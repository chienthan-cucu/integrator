==> flow/design.v <==
`timescale 1 ns / 1 ns
module Integrator
          (clk,
           reset,
           In,
           Out);
  input   clk;
  input   reset;
  input   signed [21:0] In;   
  output  signed [21:0] Out;   
  wire [10:0] Constant_out1;   
  wire signed [11:0] Product_cast;   
  wire signed [33:0] Product_mul_temp;   
  wire signed [32:0] Product_cast_1;   
  wire signed [20:0] Product_out1;   
  wire [10:0] Constant1_out1;   
  reg signed [21:0] Delay_out1;   
  wire [10:0] Constant2_out1;   
  wire signed [11:0] Product1_cast;   
  wire signed [33:0] Product1_mul_temp;   
  wire signed [32:0] Product1_cast_1;   
  wire signed [20:0] Product1_out1;   
  wire signed [31:0] Sum_add_cast;   
  wire signed [31:0] Sum_add_cast_1;   
  wire signed [31:0] Sum_add_temp;   
  wire signed [20:0] Sum_out1;   
  reg signed [21:0] Delay1_out1;   
  wire signed [11:0] Product2_cast;   
  wire signed [33:0] Product2_mul_temp;   
  wire signed [32:0] Product2_cast_1;   
  wire signed [20:0] Product2_out1;   
  wire signed [20:0] Sum2_out1;   
  wire signed [21:0] out_1;   
  reg signed [21:0] Delay2_reg [0:1];   
  wire signed [21:0] Delay2_reg_next [0:1];   
  wire signed [21:0] Delay2_out1;   
  wire signed [31:0] Sum1_add_cast;   
  wire signed [31:0] Sum1_add_cast_1;   
  wire signed [31:0] Sum1_add_temp;   
  assign Constant_out1 = 11'b00101101111;
  assign Product_cast = {1'b0, Constant_out1};
  assign Product_mul_temp = Product_cast * In;
  assign Product_cast_1 = Product_mul_temp[32:0];
  assign Product_out1 = Product_cast_1[20:0];
  assign Constant1_out1 = 11'b10100100010;
  always @(posedge clk or posedge reset)
    begin : Delay_process
      if (reset == 1'b1) begin
        Delay_out1 <= 22'sb0000000000000000000000;
	Delay1_out1 <= 22'sb0000000000000000000000;
        Delay2_reg[0] <= 22'sb0000000000000000000000;
        Delay2_reg[1] <= 22'sb0000000000000000000000;
      end
      else begin
        Delay_out1 <= In;
        Delay1_out1 <= Delay_out1;
        Delay2_reg[0] <= Delay2_reg_next[0];
        Delay2_reg[1] <= Delay2_reg_next[1];
      end
    end
  assign Constant2_out1 = 11'b00101101111;
  assign Product1_cast = {1'b0, Constant1_out1};
  assign Product1_mul_temp = Product1_cast * Delay_out1;
  assign Product1_cast_1 = Product1_mul_temp[32:0];
  assign Product1_out1 = Product1_cast_1[20:0];
  assign Sum_add_cast = {{11{Product_out1[20]}}, Product_out1};
  assign Sum_add_cast_1 = {{11{Product1_out1[20]}}, Product1_out1};
  assign Sum_add_temp = Sum_add_cast + Sum_add_cast_1;
  assign Sum_out1 = Sum_add_temp[20:0];
  assign Product2_cast = {1'b0, Constant2_out1};
  assign Product2_mul_temp = Product2_cast * Delay1_out1;
  assign Product2_cast_1 = Product2_mul_temp[32:0];
  assign Product2_out1 = Product2_cast_1[20:0];
  assign Sum2_out1 = Sum_out1 + Product2_out1;
  assign Delay2_out1 = Delay2_reg[1];
  assign Delay2_reg_next[0] = out_1;
  assign Delay2_reg_next[1] = Delay2_reg[0];
  assign Sum1_add_cast = {{11{Sum2_out1[20]}}, Sum2_out1};
  assign Sum1_add_cast_1 = {{10{Delay2_out1[21]}}, Delay2_out1};
  assign Sum1_add_temp = Sum1_add_cast + Sum1_add_cast_1;
  assign out_1 = Sum1_add_temp[21:0];
  assign Out = out_1;
endmodule   
# Reports on Integrator
# What the tools print for Integrator, step after step.
# Lines are those of the file above, counted from 1.
# Operators: Yosys type, input widths -> output width; for muxes data width and select width s.
# A cell with -- has no value.
# setup
design	Integrator
clk_port	clk
cell_library	sky130hd
corner	tt_025C_1v80

# After elaboration
# Yosys after proc, flatten, opt, wreduce and memory -nomap, before mapping. Enables and synchronous resets that opt folds into registers are not counted as muxes. Print and check cells are not counted. Equal cells are merged and count once.
# op_classes
addsub	3
mul	3
# ops
cell	n
$mul 10x22->21 const A	2
$mul 11x22->20 const A	1
$add 21x21->21	2
$add 21x22->22	1
# word_totals
register_bits	88
inputBits	24
output_inout_bits	22
elab_cells	10

# Depth
# Longest topological path by Yosys (ltp), each cell counted once; first at word level (registers and memories cut), then after technology mapping (sequential cells cut; the memories' decode and read muxes count).
# depth
depth_word	4
ABC_AREA	0
mapped_depth	39

# Synthesis result
# Yosys stat after the flow's synthesis: flattened, memories mapped to cells. It holds for the ABC_AREA given above (unset counts as 0); a run with the other value may have another netlist.
# The area totals of this step are shown rounded.
# synth_totals
cell_count	1094
synth_area_um2	11770
ffs	86
# by_type
cell	n
sky130_fd_sc_hd__fa_1	217
sky130_fd_sc_hd__dfrtp_1	86
sky130_fd_sc_hd__ha_1	170
sky130_fd_sc_hd__inv_1	364
sky130_fd_sc_hd__xnor2_1	55
sky130_fd_sc_hd__xor2_1	20
sky130_fd_sc_hd__a21oi_1	27
sky130_fd_sc_hd__nor2_1	33
sky130_fd_sc_hd__a21o_1	12
sky130_fd_sc_hd__xnor2_2	4
sky130_fd_sc_hd__o21ai_0	12
sky130_fd_sc_hd__nand2_1	15
sky130_fd_sc_hd__a211oi_1	6
sky130_fd_sc_hd__o21ai_1	8
sky130_fd_sc_hd__nand2b_1	5
sky130_fd_sc_hd__nand3_1	6
sky130_fd_sc_hd__a211o_1	3
sky130_fd_sc_hd__a21oi_2	3
# Not listed: further types 31, cells in them 48.

# Timing after synthesis
# Path of least setup slack by OpenSTA after synthesis, without wires, with an ideal clock, recovery checks aside; 20% of the period is set as input and as output delay. Where synthesis merged equal registers, the netlist keeps one of their names.
# synth_path
kind	input to output
startpoint	input port In[4]
endpoint	output port Out[21]
period_ps	21200
t_first_pin_ps	4240
arrival_time_ps	11043
path_slack_ps	5917
path_delay_ps	6803
path_stages	28
period_less_setup_slack_ps	15283
# "path_delay_ps" is the arrival time less input delay plus setup time.
# At an output port there is no setup time.
# "path_stages" counts driving pins, that of a launching flip-flop among them; a cell with two outputs on the path counts twice.
# "period_less_setup_slack_ps" is the clock period less the worst setup slack; recovery checks do not enter. This is arithmetic on one report: input and output delays are still those of the set period (20% each).
# Between the ends stands the longest chain of elaborated cells between them, by number of cells; it is not shown to be the way that was timed. Of several equally long chains one is given.
# A line is the first line of the expression or statement that the cell stems from. Yosys adds cells for indexed reads and writes and turns some case tables into memories.
# synth_between
path_cell_list	sky130_fd_sc_hd__ha_1 sky130_fd_sc_hd__inv_1 sky130_fd_sc_hd__fa_1 sky130_fd_sc_hd__fa_1 sky130_fd_sc_hd__inv_1 sky130_fd_sc_hd__fa_1 sky130_fd_sc_hd__inv_1 sky130_fd_sc_hd__fa_1 sky130_fd_sc_hd__inv_1 sky130_fd_sc_hd__fa_1 sky130_fd_sc_hd__fa_1 sky130_fd_sc_hd__ha_1 sky130_fd_sc_hd__o21a_1 sky130_fd_sc_hd__o21ai_0 sky130_fd_sc_hd__nor2_1 sky130_fd_sc_hd__nor2_1 sky130_fd_sc_hd__o21ai_1 sky130_fd_sc_hd__a21o_1 sky130_fd_sc_hd__a211oi_1 sky130_fd_sc_hd__nor2_1 sky130_fd_sc_hd__ha_1 sky130_fd_sc_hd__nand4_1 sky130_fd_sc_hd__or4_1 sky130_fd_sc_hd__o221ai_1 sky130_fd_sc_hd__o211ai_1 sky130_fd_sc_hd__nor4bb_1 sky130_fd_sc_hd__a311oi_1 sky130_fd_sc_hd__xnor2_1
elab_chain_cells	4
cells_between	4
classes_between	add/sub: 3; mul: 1
# synth_rtl
element	line	text
start, declared	9	input   signed [21:0] In;
$mul 10x22->21	42
$add 21x21->21	68	assign Sum_add_temp = Sum_add_cast + Sum_add_cast_1;
$add 21x21->21	74
$add 21x22->22	80	assign Sum1_add_temp = Sum1_add_cast + Sum1_add_cast_1;
end, declared	10	output  signed [21:0] Out;

# Timing after layout
# From the final timing report of run 1: the path of least setup slack in the routed layout; clock arrival at registers is part of the times.
# The report prints the path's times to 10 ps; the period is as set.
# layout_path
kind	register to output
startpoint	register Delay_out1[3]
endpoint	output port Out[21]
period_ps	8020
t_first_pin_ps	350
arrival_time_ps	9620
path_slack_ps	-3200
path_stages	42
# Between the ends stands the longest chain of elaborated cells between them, by number of cells; it is not shown to be the way that was timed. Of several equally long chains one is given.
# layout_between
path_cell_list	sky130_fd_sc_hd__dfrtp_1 sky130_fd_sc_hd__ha_4 sky130_fd_sc_hd__inv_2 sky130_fd_sc_hd__fa_1 sky130_fd_sc_hd__inv_2 sky130_fd_sc_hd__fa_1 sky130_fd_sc_hd__ha_4 sky130_fd_sc_hd__ha_4 sky130_fd_sc_hd__inv_4 sky130_fd_sc_hd__a21oi_4 sky130_fd_sc_hd__o21ai_2 sky130_fd_sc_hd__buf_4 sky130_fd_sc_hd__nand3_4 sky130_fd_sc_hd__nand2b_4 sky130_fd_sc_hd__fa_1 sky130_fd_sc_hd__inv_2 sky130_fd_sc_hd__fa_1 sky130_fd_sc_hd__inv_2 [6 not listed] sky130_fd_sc_hd__inv_2 sky130_fd_sc_hd__ha_4 sky130_fd_sc_hd__a2111oi_4 sky130_fd_sc_hd__o31a_1 sky130_fd_sc_hd__nor2_2 sky130_fd_sc_hd__nor2_1 sky130_fd_sc_hd__nor2_1 sky130_fd_sc_hd__nor2_1 sky130_fd_sc_hd__xnor2_1 sky130_fd_sc_hd__ha_1 sky130_fd_sc_hd__inv_2 sky130_fd_sc_hd__or4_4 sky130_fd_sc_hd__o221ai_4 sky130_fd_sc_hd__o211ai_1 sky130_fd_sc_hd__nor4bb_2 sky130_fd_sc_hd__a311oi_2 sky130_fd_sc_hd__xnor2_1 sky130_fd_sc_hd__buf_2
elab_chain_cells	4
cells_between	4
classes_between	add/sub: 3; mul: 1
# layout_rtl
element	line	text
start, declared	17	reg signed [21:0] Delay_out1;
start, assigned	49	Delay_out1 <= 22'sb0000000000000000000000;
start, assigned	55	Delay_out1 <= In;
$mul 11x22->20	63
$add 21x21->21	68	assign Sum_add_temp = Sum_add_cast + Sum_add_cast_1;
$add 21x21->21	74
$add 21x22->22	80	assign Sum1_add_temp = Sum1_add_cast + Sum1_add_cast_1;
end, declared	10	output  signed [21:0] Out;

Lab notebook: Integrator

Design Integrator on sky130hd. What follows are 2 stored runs of the flow, each under its own settings; their order means nothing. The constraints put input and output delay at 20% of the set period each and load the outputs with 0.01 pF.
"timing.achieved_period_ps" = clock period - worst setup slack. The figure is calculated, with input and output delays left at 20% of the set period.
"worst_path_ps": the worst setup path's part of the clock period (all of it between registers, 20% less for each end at a port) less its slack. A launch clock that arrives late makes it longer, a capture clock that arrives late makes it shorter.
"worst_path_ps" is known to 10 ps.
Values from the reports are rounded here.

Run 1, flow files:
==> flow/run.sh <==
#!/bin/bash
# the make line also repeats the synthesis and layout settings of config.mk as NAME=value (left out here)
make -C /OpenROAD-flow-scripts/flow DESIGN_CONFIG=/design/flow/config.mk WORK_HOME=/design/flow/orfs CLKGATE_MAP_FILE= finish
==> flow/config.mk <==
export PLATFORM = sky130hd
export DESIGN_NAME = Integrator
export DESIGN_NICKNAME = Integrator
export VERILOG_FILES = /design/flow/design.v
export SDC_FILE = /design/flow/constraint.sdc
export NUM_CORES = 4
export LEC_CHECK = 0
export CAP_MARGIN = 20
export CORE_MARGIN = 2
export CORE_UTILIZATION = 40
export SLEW_MARGIN = 20
==> flow/constraint.sdc <==
create_clock -name core_clock -period 8.02 [get_ports {clk}]
set_input_delay 1.6040 -clock core_clock [delete_from_list [all_inputs] [get_ports {clk}]]
set_output_delay 1.6040 -clock core_clock [all_outputs]
set_load 0.01 [all_outputs]

==> results of run 1, as CSV <==
result,value
setupTns_ps,-38040
setup_worst_slack_ps,-3205
worst_hold_slack_ps,346
post_route_stdcell_area_um2,16200
timing.achieved_period_ps,11225
worst_path_ps,9620
worstPathKind,"register to output"
post_synth_area_um2,11770
utilization_pct,56.1
final_die_area_um2,30810

Run 2, flow files:
==> flow/run.sh <==
#!/bin/bash
# the make line also repeats the synthesis and layout settings of config.mk as NAME=value (left out here)
make -C /OpenROAD-flow-scripts/flow DESIGN_CONFIG=/design/flow/config.mk WORK_HOME=/design/flow/orfs CLKGATE_MAP_FILE= finish
==> flow/config.mk <==
export PLATFORM = sky130hd
export DESIGN_NAME = Integrator
export DESIGN_NICKNAME = Integrator
export VERILOG_FILES = /design/flow/design.v
export SDC_FILE = /design/flow/constraint.sdc
export NUM_CORES = 4
export LEC_CHECK = 0
export CAP_MARGIN = 10
export CORE_MARGIN = 2
export CORE_UTILIZATION = 35
export GPL_TIMING_DRIVEN = 0
export MAX_ROUTING_LAYER = met5
export MIN_ROUTING_LAYER = met2
export PLACE_DENSITY_LB_ADDON = 0.17
export SETUP_SLACK_MARGIN = -0.76
export SLEW_MARGIN = 0
==> flow/constraint.sdc <==
create_clock -name core_clock -period 16.7 [get_ports {clk}]
set_input_delay 3.3400 -clock core_clock [delete_from_list [all_inputs] [get_ports {clk}]]
set_output_delay 3.3400 -clock core_clock [all_outputs]
set_load 0.01 [all_outputs]

==> results of run 2, as CSV <==
result,value
worst_hold_slack_ps,348
final_die_area_um2,35110
utilization_pct,39.3
worst_path_ps,8780
worstPathKind,"input to output"
post_route_stdcell_area_um2,13090
setupTns_ps,0
setup_worst_slack_ps,1238
post_synth_area_um2,11770
timing.achieved_period_ps,15462
